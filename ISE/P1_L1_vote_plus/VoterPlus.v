==> flow/design.v <==
`timescale 1ns / 1ps
module VoterPlus(
	input clk,
	input reset,
	input [31:0] np,
	input [7:0] vip,
	input vvip,
	output reg [7:0] result
    );
	 reg [31:0] status_np, next_np;
	 reg [7:0] status_vip, next_vip;
	 reg status_vvip, next_vvip;
	 reg [7:0] next_result;
	 reg [7:0] num_np, num_vip, num_vvip;
	 integer i;
	 always@(posedge clk or posedge reset) begin
		if(reset) begin
			result <= 0;
			status_np <= 0;
			status_vip <= 0;
			status_vvip <= 0;
		end else begin
			result <= next_result;
			status_np <= next_np;
			status_vip <= next_vip;
			status_vvip <= next_vvip;
		end
	 end
	always@(*) begin
		next_np = status_np | np;
		next_vip = status_vip | vip;
		next_vvip = status_vvip | vvip;
		num_np = 0;
		for(i=0;i<=31;i=i+1) begin
			if(next_np[i] == 1'b1) begin
				num_np = num_np + 1;
			end
		end
		num_vip = 0;
		for(i=0;i<=7;i=i+1) begin
			if(next_vip[i] == 1'b1) begin
				num_vip = num_vip + 1;
			end
		end
		num_vvip = next_vvip;
		next_result = num_np + 8'd4 * num_vip + 8'd16 * num_vvip;
	end
endmodule
From RTL to reports: VoterPlus --
The steps from the RTL of VoterPlus to its reports follow in flow order. Line numbers count from 1 in the design file above. Operators: Yosys type, input widths -> output width; for muxes data width and select width s. Cell names lack the library's common part. Not given: -
Design: design top VoterPlus, clock port clk, cell library sky130hd, timing corner tt_025C_1v80

Elaborated design --
Source: Yosys, flattened and elaborated, memories not mapped. Widths are those after wreduce; folded enables and synchronous resets count as part of the registers. Registers that Yosys merges into a memory's read port (data or address) are not register bits. Print and check cells do not count. Equal cells are merged and count once.
Storage and ports: register bits after elaboration 49, output and inout bits 8, input port bits 43
Operators by class: bitwise logic cells 3, muxes and demuxes 40, $add $sub $neg 40
Operators by type and width (count):
- $add 8x1->8 const B | 31
- $mux 8 | 31
- $mux 6 | 7
- $add 6x1->6 const B | 6
- $or 32x32->32 | 1
- $add 8x5->8 | 1
- $add 8x8->8 | 1
- $or 8x8->8 | 1
- $add 1x1->2 const B | 1
- $mux 1 | 2
- $or 1x1->1 | 1

Depth --
Yosys ltp: most cells in a row. Word level: on the elaborated netlist, between registers, memories and ports. Mapped: between sequential cells and ports; inverters and the memories' decode and read muxes count.
Depth: depth after elaboration 66, ABC_AREA 0, mapped depth 105, mapped depth without buffers 105

Synthesis result --
The flow's flattened synthesis, as Yosys stat reports it; memories are mapped. The netlist is that of the ABC_AREA named above (0 if unset); the other value can give another one.
Synthesis totals: mapped area 6815.3 µm², mapped flip-flops 49, standard cells after synthesis 786, sequential part of the area 1226.2 µm²
Cell types:
- dfrtp_1 | count 49, total area 1.23E+03 µm²
- xnor2_1 | count 78, total area 683.155 µm²
- ha_1 | count 48, total area 600.576 µm²
- xor2_1 | count 44, total area 385.37 µm²
- nor2_1 | count 81, total area 304.042 µm²
- nand2_1 | count 70, total area 262.752 µm²
- xnor3_1 | count 11, total area 247.738 µm²
- o21ai_0 | count 40, total area 200.192 µm²
- inv_1 | count 53, total area 198.941 µm²
- xnor2_2 | count 12, total area 195.187 µm²
- mux2i_1 | count 14, total area 140.134 µm²
- a21oi_1 | count 27, total area 135.13 µm²
- xnor3_2 | count 5, total area 118.864 µm²
- or2_2 | count 18, total area 112.608 µm²
- mux2_2 | count 9, total area 101.347 µm²
- nand3_1 | count 19, total area 95.091 µm²
- xor2_2 | count 5, total area 81.328 µm²
- nor3_1 | count 16, total area 80.077 µm²
Other cell types: 69; their cells: 187.

Timing after synthesis --
OpenSTA on the mapped netlist: ideal clock, no wires. The path of least setup slack (recovery checks aside). Input and output delay are each 20% of the period. Register names are those of the netlist, which keeps one name where synthesis merged equal registers.
Path after synthesis: path type input-to-reg, start point in np[1], end point reg result[7], path slack 14.154 ns, stages 103, library setup time 0.079 ns, period 40.8 ns, delay of the path 18.486 ns, time at the first pin 8.160 ns, arrival time 26.567 ns, synthesis period reached 26.646 ns
"delay of the path" = arrival - input delay + setup time. "stages": output pins that drive a net of the path, with the launching flip-flop's if there is one; two outputs of one cell count as two. "synthesis period reached" = period - worst setup slack (recovery checks aside). The figure is calculated, with input and output delays left at 20% of the set period. Between the ends stands the longest chain of elaborated cells between them, by number of cells; it is not shown to be the way that was timed. Of several equally long chains one is given. Each line given opens the expression or statement behind the cell; cells for indexed reads and writes are added by Yosys, which also makes memories of some case tables.
Between the ends, after synthesis: cells stage by stage or2_2 inv_1 ha_1 xnor3_1 inv_1 ha_1 nor2_1 nor2_1 ha_1 o21ai_0 o21ai_1 and2_1 o31ai_1 ha_1 o21ai_0 o21a_1 a21oi_1 ha_1 [... 67 more ...] nand2_1 nand2_1 ha_1 and2_1 nand2_1 o22a_1 mux2i_1 xor2_1 fa_1 inv_1 fa_1 inv_1 a21o_1 a21oi_1 xor2_1 xnor2_1 xnor2_1 xor2_1, length of the longest elaborated chain 64
Ends and longest elaborated chain, after synthesis:
- start, declared | RTL line 5 | input [31:0] np,
- $or 32x32->32 | RTL line 30 | next_np = status_np | np;
- $mux 8 | RTL line 35 | if(next_np[i] == 1'b1) begin
- $add 8x1->8 | RTL line 36 | num_np = num_np + 1;
- $mux 8 | RTL line 35
- $add 8x1->8 | RTL line 36
- $mux 8 | RTL line 35
- $add 8x1->8 | RTL line 36
- [... 50 more ...]
- $mux 8 | RTL line 35
- $add 8x1->8 | RTL line 36
- $mux 8 | RTL line 35
- $add 8x1->8 | RTL line 36
- $mux 8 | RTL line 35
- $add 8x8->8 | RTL line 46 | next_result = num_np + 8'd4 * num_vip + 8'd16 * num_vvip;
- $add 8x5->8 | RTL line 46
- end, assigned | RTL line 18 | result <= 0;
- end, assigned | RTL line 23 | result <= next_result;
- end, declared | RTL line 8 | output reg [7:0] result

Timing after layout --
From the final timing report of entry A: the path of least setup slack in the routed layout; clock arrival at registers is part of the times.
Path post-layout: path type input-to-reg, start point in np[1], end point reg result[7], arrival time 21.81 ns, path slack 0.93 ns, time at the first pin 4.50 ns, period 22.5 ns, library setup time 0.07 ns, stages 106
Between the ends stands the longest chain of elaborated cells between them, by number of cells; it is not shown to be the way that was timed. Of several equally long chains one is given.
Between the ends, post-layout: cells stage by stage dlymetal6s2s_1 or2_4 inv_4 ha_4 xnor2_2 ha_1 o21ai_2 o311a_1 nor2_1 ha_1 o21ai_2 o21ai_1 buf_4 nor2_4 o31ai_4 ha_1 o21ai_2 o21a_1 [... 70 more ...] nand2_4 nand2_2 ha_2 and2_4 nand2_2 o22a_1 mux2i_2 xor2_2 fa_1 inv_2 fa_2 inv_2 a21o_1 a21oi_2 xor2_2 xnor2_2 xnor2_1 xor2_1, length of the longest elaborated chain 64
Ends and longest elaborated chain, post-layout:
- start, declared | RTL line 5 | input [31:0] np,
- $or 32x32->32 | RTL line 30 | next_np = status_np | np;
- $mux 8 | RTL line 35 | if(next_np[i] == 1'b1) begin
- $add 8x1->8 | RTL line 36 | num_np = num_np + 1;
- $mux 8 | RTL line 35
- $add 8x1->8 | RTL line 36
- $mux 8 | RTL line 35
- $add 8x1->8 | RTL line 36
- [... 50 more ...]
- $mux 8 | RTL line 35
- $add 8x1->8 | RTL line 36
- $mux 8 | RTL line 35
- $add 8x1->8 | RTL line 36
- $mux 8 | RTL line 35
- $add 8x8->8 | RTL line 46 | next_result = num_np + 8'd4 * num_vip + 8'd16 * num_vvip;
- $add 8x5->8 | RTL line 46
- end, assigned | RTL line 18 | result <= 0;
- end, assigned | RTL line 23 | result <= next_result;
- end, declared | RTL line 8 | output reg [7:0] result
Nets of the timed path that keep an RTL name, with a line that drives or declares them; the list need not be complete.
Named nets, post-layout (RTL line):
- next_np[1] | 30

FLOW RESULTS
============

2 stored runs of VoterPlus in the flow (synthesis by Yosys, layout by OpenROAD, sky130hd cells), in arbitrary order. Constraints: input delay and output delay 20% of the set period each, output load 0.01 pF.
"clock period achieved" is the run's clock period less its worst setup slack. It is reckoned from that one timing run; input and output delays stay at 20% of the period that was set.
"critical setup path time" is the time allowed to the run's worst setup path (the clock period less input and output delay, where it has them) less its slack. Clock arrival times count: a late capture clock shortens it, a late launch clock lengthens it.
"power consumption" is the tool's figure for a default switching activity; nothing was simulated.

* Entry A | settings: period_ns 22.5; CORE_UTILIZATION 23; CELL_PAD_IN_SITES_GLOBAL_PLACEMENT 1; GPL_ROUTABILITY_DRIVEN 1; CTS_CLUSTER_DIAMETER 149; CAP_MARGIN 25; SLEW_MARGIN 0; MIN_ROUTING_LAYER met2; CORE_MARGIN 2 | results: setup slack of the worst path 0.930 ns; standard-cell area after layout 9145.0 µm²; clock period achieved 21.570 ns; die outline area 31025.3 µm²; worst hold slack after layout 0.485 ns; netlist area reported by Yosys 6815.3 µm²; critical setup path time 17.07 ns; worst setup path kind input-to-reg; power consumption 0.0001846 W
* Entry B | settings: period_ns 32.6; CORE_UTILIZATION 15; SETUP_SLACK_MARGIN 5.0; PLACE_DENSITY_LB_ADDON 0.18; HOLD_SLACK_MARGIN -0.03; CELL_PAD_IN_SITES_DETAIL_PLACEMENT 2; TNS_END_PERCENT 40; ABC_AREA 1; CTS_CLUSTER_SIZE 83; CTS_CLUSTER_DIAMETER 357; CAP_MARGIN 20; CORE_MARGIN 2; SLEW_MARGIN 20 | results: setup slack of the worst path 9.234 ns; standard-cell area after layout 9203.8 µm²; clock period achieved 23.366 ns; die outline area 53017.4 µm²; worst hold slack after layout 0.480 ns; netlist area reported by Yosys 7678.6 µm²; critical setup path time 16.85 ns; worst setup path kind input-to-reg; power consumption 0.0001368 W
